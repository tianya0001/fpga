==> flow/design.v <==
module key(clk, rst, key, key_state);
	input			clk;
	input			rst;
	input			key;
	output reg	key_state;
	localparam
		IDLE =		4'b0001,
		FILTER0 =	4'b0010,
		DOWN =		4'b0100,
		FILTER1 =	4'b1000;
	reg[3:0]		state;
	reg 			key_temp0, key_temp1;
	wire 			pedge, nedge;
	reg[20:0] 	cnt;			 
	reg 			cnt_en;		 
	reg 			cnt_full;	 
	reg			key_s0,key_s1;		 
	reg 			key_in;
	always@(posedge clk or negedge rst) begin
		if(!rst) begin
			state <= IDLE;		 
			cnt_en <= 1'b0;	 
			cnt <= 20'd0;		 
			key_s0 <= 1'b1;
			key_s1 <= 1'b1;
		end
		else begin
			key_s0 <= key;
			key_s1 <= key_s0;
			key_in <= key_s1;
			case(state)
				IDLE: begin
					key_state <= 1'b0;
					cnt_en <= 1'b0;
					cnt <= 20'd0;
					if(!key_in) begin
						state <= FILTER0;
					end
					else begin	 
						state <= IDLE;
					end
				end
				FILTER0: begin
					key_state <= 1'b0;
					cnt_en <= 1'b1;
					if(cnt_full && (!key_in)) begin
						state <= DOWN;
					end
					else if(!cnt_full) begin
						state <= FILTER0;
					end
					else if(cnt_full && key_in) begin
						state <= IDLE;
					end
					else begin
						state <= FILTER0;
					end
				end
				DOWN: begin
					key_state <= 1'b1;
					cnt_en <= 1'b0;
					cnt <= 20'd0;
					if(key_in) begin
						state <= FILTER1;
					end
					else begin
						state <= DOWN;
					end
				end
				FILTER1: begin
					key_state <= 1'b1;
					cnt_en <= 1'b1;
					if(cnt_full && (!key_in)) begin
						state <= DOWN;
					end
					else if(cnt_full && key_in) begin
						state <= IDLE;
					end
					else if(!cnt_full) begin
						state <= FILTER1;
					end
					else begin
						state <= FILTER1;
					end
				end
				default: begin
					state <= IDLE;
				end
			endcase
			if(cnt_en) begin
				cnt <= cnt + 1'b1;
			end
			if(cnt >= 20'd999_999) begin
				cnt_full <= 1'b1;
			end
			else begin
				cnt_full <= 1'b0;
			end
		end
	end
endmodule
---- Step by step through the tools: key ----
The steps from the RTL of key to its reports follow in flow order.
Lines are those of the file above, counted from 1.
Operators carry their Yosys type and port widths (W data, S select, Z words).
The mark -- stands for no value.
set-up
  design top .............................. key
  clock port .............................. clk
  standard-cell library ................... sky130hd
  corner .................................. tt_025C_1v80

---- Word level ----
Source: Yosys, flattened and elaborated, memories not mapped. Widths are those after wreduce. Registers that Yosys merges into a memory's read port (data or address) are not register bits. Print and check cells do not count. Equal cells are merged and count once.
cells by class
  add/sub/neg operators ................... 1
  $lt $le $gt $ge ......................... 1
  equality and inequality tests ........... 4
  mux-type cells .......................... 13
  reductions and logical operators ........ 11
operator list
  kind                     number
  $mux W21                 2
  $add A21 B1 Y21 const B  1
  $ge A21 B20 Y1 const B   1
  $pmux W4 S4              1
  $mux W4                  3
  $reduce_or A2 Y1         4
  $reduce_bool A2 Y1       3
  $mux W2                  3
  $eq A4 B1 Y1 const B     1
  $eq A4 B2 Y1 const B     1
  $eq A4 B3 Y1 const B     1
  $eq A4 B4 Y1 const B     1
  $pmux W1 S2              2
  $mux W3                  1
  $logic_and A1 B1 Y1      2
  $reduce_and A2 Y1        1
  $logic_not A1 Y1         1
  $mux W1                  1
word-level totals
  flip-flop bits (word level) ............. 31
  input port bits ......................... 3
  output and inout port bits .............. 1
  cells after elaboration ................. 38

---- Logic depth ----
Longest topological path by Yosys (ltp), each cell counted once; first at word level (registers and memories cut), then after technology mapping (sequential cells cut; the memories' decode and read muxes count).
logic depth
  depth after elaboration ................. 5
  ABC_AREA ................................ 0
  mapped depth ............................ 6
  depth with buffers taken out ............ 5

---- Mapped cells and area ----
The flow's flattened synthesis, as Yosys stat reports it; memories are mapped. The netlist is that of the ABC_AREA named above (0 if unset); the other value can give another one.
cell types
  cell type                  number  total area (um2)
  sky130_fd_sc_hd__dfrtp_1   25      625.6
  sky130_fd_sc_hd__edfxtp_1  3       90.086
  sky130_fd_sc_hd__mux2i_1   8       80.077
  sky130_fd_sc_hd__dfstp_2   3       78.826
  sky130_fd_sc_hd__nand2_1   20      75.072
  sky130_fd_sc_hd__o21ai_0   12      60.058
  sky130_fd_sc_hd__nand4_1   7       43.792
  sky130_fd_sc_hd__nand3_1   7       35.034
  sky130_fd_sc_hd__o311ai_0  4       35.034
  sky130_fd_sc_hd__o41ai_1   4       35.034
  sky130_fd_sc_hd__inv_1     9       33.782
  sky130_fd_sc_hd__o31ai_1   3       22.522
  sky130_fd_sc_hd__nand3_4   1       17.517
  sky130_fd_sc_hd__a21oi_1   3       15.014
  sky130_fd_sc_hd__nor3_1    3       15.014
  sky130_fd_sc_hd__o21a_1    2       15.014
  sky130_fd_sc_hd__a31oi_1   2       12.512
  sky130_fd_sc_hd__ha_1      1       12.512
Other cell types: 19; their cells: 24.
synthesis totals
  cell count .............................. 141
  cell area after synthesis ............... 0.0014614 mm2
  sequential area ......................... 0.0007945 mm2
  mapped flip-flops ....................... 31
  buffers ................................. 5

---- Path before layout ----
OpenSTA on the mapped netlist: ideal clock, no wires. The path of least setup slack (recovery checks aside). Input and output delay are each 20% of the period. Register names are those of the netlist, which keeps one name where synthesis merged equal registers.
timing path after synthesis
  path kind ............................... register -> register
  start point ............................. register cnt[2]
  end point ............................... register cnt[15]
  clock period ............................ 2.99 ns
  setup time .............................. 0.078 ns
  time at the first pin ................... 0.000 ns
  arrival ................................. 1.796 ns
  required time ........................... 2.912 ns
  slack ................................... 1.116 ns
  path delay .............................. 1.874 ns
  stages .................................. 7
  path buffers ............................ 2
  synthesis period reached ................ 1.874 ns
"path delay" = arrival - input delay + setup time.
"stages": output pins that drive a net of the path, with the launching flip-flop's if there is one; two outputs of one cell count as two.
"synthesis period reached" = period - worst setup slack (recovery checks aside). The figure is calculated, with input and output delays left at 20% of the set period.
The rows between start and end are the longest chain of elaborated cells between them; the timing report does not say that the signal goes this way. Where chains are equally long, one stands for them.
Each line given opens the expression or statement behind the cell; cells for indexed reads and writes are added by Yosys, which also makes memories of some case tables.
At most two assigning lines are given for a register; there are more.
between the ends, after synthesis
  cell sequence ........................... sky130_fd_sc_hd__dfrtp_1 > sky130_fd_sc_hd__buf_2 > sky130_fd_sc_hd__nand4_1 > sky130_fd_sc_hd__or4_4 > sky130_fd_sc_hd__buf_6 > sky130_fd_sc_hd__or4_1 > sky130_fd_sc_hd__a21boi_1
  length of the longest elaborated chain .. 2
  elaborated cells on any way between the ends .. 2
  source lines of those cells ............. 2
  those cells by class .................... add/sub: 1; mux: 1
RTL lines, path after synthesis
  element             line  source
  start: declaration  14    reg[20:0] cnt;
  start: assignment   23    cnt <= 20'd0;
  start: assignment   91    cnt <= cnt + 1'b1;
  $add A21 B1 Y21     91
  $mux W21            90    if(cnt_en) begin
  end: assignment     62    cnt <= 20'd0;
  end: assignment     91
  end: declaration    14

---- Timing after layout ----
From the final timing report of stored run 1: the path of least setup slack in the routed layout; clock arrival at registers is part of the times.
timing path after layout
  path kind ............................... register -> register
  start point ............................. register cnt[3]
  end point ............................... register cnt[15]
  clock period ............................ 2.04 ns
  setup time .............................. 0.07 ns
  time at the first pin ................... 0.32 ns
  arrival ................................. 2.21 ns
  required time ........................... 2.29 ns
  slack ................................... 0.08 ns
  stages .................................. 5
  path buffers ............................ 0
The rows between start and end are the longest chain of elaborated cells between them; the timing report does not say that the signal goes this way. Where chains are equally long, one stands for them.
At most two assigning lines are given for a register; there are more.
between the ends, after layout
  cell sequence ........................... sky130_fd_sc_hd__dfrtp_1 > sky130_fd_sc_hd__nand3_4 > sky130_fd_sc_hd__or4_4 > sky130_fd_sc_hd__or4_1 > sky130_fd_sc_hd__a21boi_1
  length of the longest elaborated chain .. 2
  elaborated cells on any way between the ends .. 2
  source lines of those cells ............. 2
  those cells by class .................... add/sub: 1; mux: 1
RTL lines, path after layout
  element             line  source
  start: declaration  14    reg[20:0] cnt;
  start: assignment   23    cnt <= 20'd0;
  start: assignment   91    cnt <= cnt + 1'b1;
  $add A21 B1 Y21     91
  $mux W21            90    if(cnt_en) begin
  end: assignment     62    cnt <= 20'd0;
  end: assignment     91
  end: declaration    14

# Flow runs of key

Record of 2 stored runs of the RTL-to-layout flow on key, platform sky130hd. The runs are unordered. Constraints: input delay and output delay 20% of the set period each, output load 0.01 pF.
"period achieved" = clock period - worst setup slack. The figure is calculated, with input and output delays left at 20% of the set period.
"allowed time less slack (worst setup path)" = time allowed to the worst setup path (clock period - input delay - output delay, where it has them) - its slack; a late launch clock adds to it, a late capture clock takes from it.
"power consumption" rests on the timing tool's default activity at the inputs, not on a simulated workload.

---- stored run 1 ----
settings
  period_ns = 2.04
  CORE_UTILIZATION = 65
  SETUP_SLACK_MARGIN = -0.14
  PLACE_DENSITY = 0.57
  CORE_ASPECT_RATIO = 1.73
  CORE_MARGIN = 7
  CELL_PAD_IN_SITES_GLOBAL_PLACEMENT = 0
  TNS_END_PERCENT = 55
  GPL_TIMING_DRIVEN = 1
  GPL_ROUTABILITY_DRIVEN = 1
  CTS_CLUSTER_SIZE = 12
  MAX_ROUTING_LAYER = met4
  CAP_MARGIN = 20
  SLEW_MARGIN = 20
results
  final setup TNS ......................... 0.000 ns
  full die area ........................... 0.0038221 mm2
  worst-case hold slack ................... 0.361 ns
  worst slack on setup checks ............. 0.080 ns
  power consumption ....................... 0.001145 W
  cell area after synthesis ............... 0.0014614 mm2
  period achieved ......................... 1.960 ns
  utilization after layout ................ 77.0%
  standard-cell area of the final layout .. 0.0016328 mm2
  allowed time less slack (worst setup path) .. 1.96 ns
  type of the worst setup path ............ register -> register

---- stored run 2 ----
settings
  period_ns = 2.2
  CORE_UTILIZATION = 34
  PLACE_DENSITY_LB_ADDON = 0.05
  ABC_AREA = 1
  GPL_ROUTABILITY_DRIVEN = 0
  CTS_CLUSTER_SIZE = 60
  CAP_MARGIN = 5
  MAX_ROUTING_LAYER = met4
  CORE_MARGIN = 2
  SLEW_MARGIN = 20
results
  final setup TNS ......................... 0.000 ns
  full die area ........................... 0.0058041 mm2
  worst-case hold slack ................... 0.357 ns
  worst slack on setup checks ............. 0.617 ns
  power consumption ....................... 0.001059 W
  cell area after synthesis ............... 0.0017717 mm2
  period achieved ......................... 1.583 ns
  utilization after layout ................ 38.9%
  standard-cell area of the final layout .. 0.0019744 mm2
  allowed time less slack (worst setup path) .. 1.14 ns
  type of the worst setup path ............ register -> output
