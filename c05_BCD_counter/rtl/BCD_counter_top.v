==> flow/design.v <==
module BCD_counter(Clk, Cin, Rst_n, Cout, q);
	input Clk;		 
	input Cin;		 
	input Rst_n;	 
	output Cout;	 
	output [3:0]q;	 
	reg [3:0]cnt;	 
	always@(posedge Clk or negedge Rst_n)
	begin
		if(Rst_n == 1'b0)
			cnt <= 4'b0000;
		else if(Cin == 1'b1) begin
			if(cnt == 4'd9)
				cnt <= 4'd0;
			else
				cnt <= cnt + 1'b1;
		end
		else
			cnt <= cnt;
	end
	assign Cout = (Cin == 1'b1 && cnt == 4'd9);
	assign q = cnt;
endmodule
module BCD_counter_top(Clk, Cin, Rst_n, Cout, q);
	input Clk;		 
	input Cin;		 
	input Rst_n;	 
	output Cout;	 
	output [11:0]q; 
	wire Cout0;
	wire Cout1;
	wire [3:0] q0, q1, q2;
	assign q = {q2,q1,q0};	 
	BCD_counter cnt0(
					.Clk(Clk), 
					.Cin(Cin), 
					.Rst_n(Rst_n), 
					.Cout(Cout0), 
					.q(q0)
	);
	BCD_counter cnt1(
					.Clk(Clk), 
					.Cin(Cout0), 
					.Rst_n(Rst_n), 
					.Cout(Cout1), 
					.q(q1)
	);
	BCD_counter cnt2(
					.Clk(Clk), 
					.Cin(Cout1), 
					.Rst_n(Rst_n), 
					.Cout(Cout), 
					.q(q2)
	);
endmodule
Tool chain data of BCD_counter_top
Tool output for the design above, in the order of the flow.
Lines are those of the file above, counted from 1.
{"block": "setup", "top": "BCD_counter_top", "clock_port": "Clk", "library": "sky130hd", "lib_corner": "tt_025C_1v80"}

Elaborated design
Yosys after proc, flatten, opt, wreduce and memory -nomap, before mapping. Enables and synchronous resets that opt folds into registers are not counted as muxes. Memory bits, and registers merged into a memory's read port (data or address), are not among the register bits. Print and check cells are not counted. Equal cells are merged and count once.
{"block": "word_totals", "reg_bits": 12, "in_bits": 3, "output_inout_bits": 13, "word_cells": 15}
{"block": "op_classes", "n_addsub": 3, "equal": 3, "mux": 3, "reduce_logical": 3}
{"block": "op_table", "op": "adder 4 x 1 -> 4 bit with constant B", "n": 3}
{"block": "op_table", "op": "equality test 4 bit with constant B", "n": 3}
{"block": "op_table", "op": "2-to-1 mux 4 bit", "n": 3}
{"block": "op_table", "op": "logical AND 1 bit", "n": 3}

Longest topological paths
Depth = most cells in a row (Yosys ltp): at word level without a register or memory, in the mapped netlist without a sequential cell, where the memories' decode and read muxes count.
{"block": "logic_depth", "ltp_word": 4, "abc_area": 1, "ltp_mapped": 7, "ltp_nobuf": 7}

Mapped cells and area
The flow's flattened synthesis, as Yosys stat reports it; memories are mapped. The netlist is that of the ABC_AREA named above (0 if unset); the other value can give another one.
Totals and module areas in this step are rounded.
{"block": "mapped", "stdcells": 88, "yosys_area_um2": 694, "sequential_area_um2": 300, "ff_cells": 12, "buf_cells": 0}
{"block": "by_type", "type": "sky130_fd_sc_hd__dfrtp_1", "n": 12, "area_total_um2": 300.288}
{"block": "by_type", "type": "sky130_fd_sc_hd__nand2_1", "n": 25, "area_total_um2": 93.84}
{"block": "by_type", "type": "sky130_fd_sc_hd__nor2_4", "n": 4, "area_total_um2": 45.043}
{"block": "by_type", "type": "sky130_fd_sc_hd__nand3_1", "n": 7, "area_total_um2": 35.034}
{"block": "by_type", "type": "sky130_fd_sc_hd__inv_1", "n": 8, "area_total_um2": 30.029}
{"block": "by_type", "type": "sky130_fd_sc_hd__nand2_2", "n": 4, "area_total_um2": 25.024}
{"block": "by_type", "type": "sky130_fd_sc_hd__nor2_1", "n": 6, "area_total_um2": 22.522}
{"block": "by_type", "type": "sky130_fd_sc_hd__o21ai_1", "n": 4, "area_total_um2": 20.019}
{"block": "by_type", "type": "sky130_fd_sc_hd__inv_2", "n": 5, "area_total_um2": 18.768}
{"block": "by_type", "type": "sky130_fd_sc_hd__nand4_1", "n": 3, "area_total_um2": 18.768}
{"block": "by_type", "type": "sky130_fd_sc_hd__nand3_4", "n": 1, "area_total_um2": 17.517}
{"block": "by_type", "type": "sky130_fd_sc_hd__xor2_1", "n": 2, "area_total_um2": 17.517}
{"block": "by_type", "type": "sky130_fd_sc_hd__nor2_2", "n": 2, "area_total_um2": 12.512}
{"block": "by_type", "type": "sky130_fd_sc_hd__nand3_2", "n": 1, "area_total_um2": 10.01}
{"block": "by_type", "type": "sky130_fd_sc_hd__nor3_2", "n": 1, "area_total_um2": 10.01}
{"block": "by_type", "type": "sky130_fd_sc_hd__o21ai_0", "n": 2, "area_total_um2": 10.01}
{"block": "by_type", "type": "sky130_fd_sc_hd__o21a_1", "n": 1, "area_total_um2": 7.507}

Worst setup path after synthesis
OpenSTA on the mapped netlist: ideal clock, no wires. The path of least setup slack (recovery checks aside). Input and output delay are each 20% of the period. Register names are those of the netlist, which keeps one name where synthesis merged equal registers.
{"block": "synth_path", "kind": "reg2out", "from": "register cnt0.cnt[2]", "to": "output Cout", "period_ns": 2.0, "out_delay_ns": 0.400, "launch_ns": 0.000, "arrival_time_ns": 1.021, "required_time_ns": 1.600, "slack_ns": 0.579, "path_delay_ns": 1.021, "stages": 6, "path_buffers": 0, "synth_period_reached_ns": 1.421}
"path_delay_ns" = arrival - input delay + setup time.
At an output port there is no setup time.
"stages": output pins that drive a net of the path, with the launching flip-flop's if there is one; two outputs of one cell count as two.
"synth_period_reached_ns" = period - worst setup slack (recovery checks aside). The figure is calculated, with input and output delays left at 20% of the set period.
Between the ends stands the longest chain of elaborated cells between them, by number of cells; it is not shown to be the way that was timed. Of several equally long chains one is given.
Each line given opens the expression or statement behind the cell; cells for indexed reads and writes are added by Yosys, which also makes memories of some case tables.
A register here has more assigning lines than the two given.
{"block": "synth_via", "path_cell_list": "sky130_fd_sc_hd__dfrtp_1 -> sky130_fd_sc_hd__inv_2 -> sky130_fd_sc_hd__nand3_2 -> sky130_fd_sc_hd__nor2_4 -> sky130_fd_sc_hd__nand2_2 -> sky130_fd_sc_hd__nor3_2", "elab_chain_cells": 4, "cone_cells": 4, "classes_between": "1 x eq/ne; 3 x reduce/logical"}
{"block": "synth_rtl", "element": "start: declaration", "line": 7, "text": "reg [3:0]cnt;"}
{"block": "synth_rtl", "element": "start: assignment", "line": 16, "text": "cnt <= cnt + 1'b1;"}
{"block": "synth_rtl", "element": "start: assignment", "line": 19, "text": "cnt <= cnt;"}
{"block": "synth_rtl", "element": "equality test 4 bit", "line": 21, "text": "assign Cout = (Cin == 1'b1 && cnt == 4'd9);"}
{"block": "synth_rtl", "element": "logical AND 1 bit x3", "line": 21}
{"block": "synth_rtl", "element": "end: declaration", "line": 28, "text": "output Cout;"}

Path in the finished layout
Path of least setup slack in the final report of run 1 (OpenROAD, finished layout, wires in). Where an end is a register, its clock arrival counts in the times.
{"block": "layout_path", "kind": "reg2out", "from": "register cnt0.cnt[1]", "to": "output Cout", "period_ns": 1.12, "out_delay_ns": 0.22, "launch_ns": 0.28, "arrival_time_ns": 1.28, "required_time_ns": 0.90, "slack_ns": -0.38, "stages": 7, "path_buffers": 1}
Between the ends stands the longest chain of elaborated cells between them, by number of cells; it is not shown to be the way that was timed. Of several equally long chains one is given.
A register here has more assigning lines than the two given.
{"block": "layout_via", "path_cell_list": "sky130_fd_sc_hd__dfrtp_2 -> sky130_fd_sc_hd__inv_2 -> sky130_fd_sc_hd__nand3_2 -> sky130_fd_sc_hd__nor2_4 -> sky130_fd_sc_hd__nand2_2 -> sky130_fd_sc_hd__nor3_4 -> sky130_fd_sc_hd__buf_2", "elab_chain_cells": 4, "cone_cells": 4, "classes_between": "1 x eq/ne; 3 x reduce/logical"}
{"block": "layout_rtl", "element": "start: declaration", "line": 7, "text": "reg [3:0]cnt;"}
{"block": "layout_rtl", "element": "start: assignment", "line": 16, "text": "cnt <= cnt + 1'b1;"}
{"block": "layout_rtl", "element": "start: assignment", "line": 19, "text": "cnt <= cnt;"}
{"block": "layout_rtl", "element": "equality test 4 bit", "line": 21, "text": "assign Cout = (Cin == 1'b1 && cnt == 4'd9);"}
{"block": "layout_rtl", "element": "logical AND 1 bit x3", "line": 21}
{"block": "layout_rtl", "element": "end: declaration", "line": 28, "text": "output Cout;"}

Wiki page: BCD_counter_top / flow data

Top module BCD_counter_top; platform sky130hd; tools Yosys and OpenROAD; 2 stored runs in no particular order. Input and output delays are each 20% of the period that was set; the output load is 0.01 pF.
"achievedPeriod_ns" is the run's clock period less its worst setup slack. It is reckoned from that one timing run; input and output delays stay at 20% of the period that was set.
By "worst_path_time_ns" is meant the share of the clock period that the worst setup path is allowed (20% is reserved at inputs, 20% at outputs), minus its slack. Clock arrival times at its registers enter into it.
"power.total_uw": no workload was simulated; the value follows from the tool's default switching activity.
Results are given in rounded form.

{"run": "run 1", "settings": { "period_ns": 1.12, "CORE_UTILIZATION": 23, "SETUP_SLACK_MARGIN": -0.09, "PLACE_DENSITY_LB_ADDON": 0.23, "CORE_ASPECT_RATIO": 1.0, "CELL_PAD_IN_SITES_GLOBAL_PLACEMENT": 3, "CELL_PAD_IN_SITES_DETAIL_PLACEMENT": 1, "ABC_AREA": 1, "GPL_ROUTABILITY_DRIVEN": 1, "CTS_CLUSTER_SIZE": 56, "CAP_MARGIN": 35, "MIN_ROUTING_LAYER": "met2", "CORE_MARGIN": 2, "SLEW_MARGIN": 20 }, "results": { "setup_ws_ns": -0.384, "stdcell_area_um2": 1190, "worst_path_time_ns": 1.28, "critical_path_type": "reg2out", "design_die_area_um2": 3470, "synthArea_um2": 694, "achievedPeriod_ns": 1.504, "power.total_uw": 2570 }}
{"run": "run 2", "settings": { "period_ns": 1.01, "CAP_MARGIN": 20, "CORE_MARGIN": 2, "CORE_UTILIZATION": 40, "SLEW_MARGIN": 20 }, "results": { "setup_ws_ns": -0.680, "stdcell_area_um2": 1220, "worst_path_time_ns": 1.49, "critical_path_type": "reg2out", "design_die_area_um2": 1940, "synthArea_um2": 643, "achievedPeriod_ns": 1.690, "power.total_uw": 2800 }}
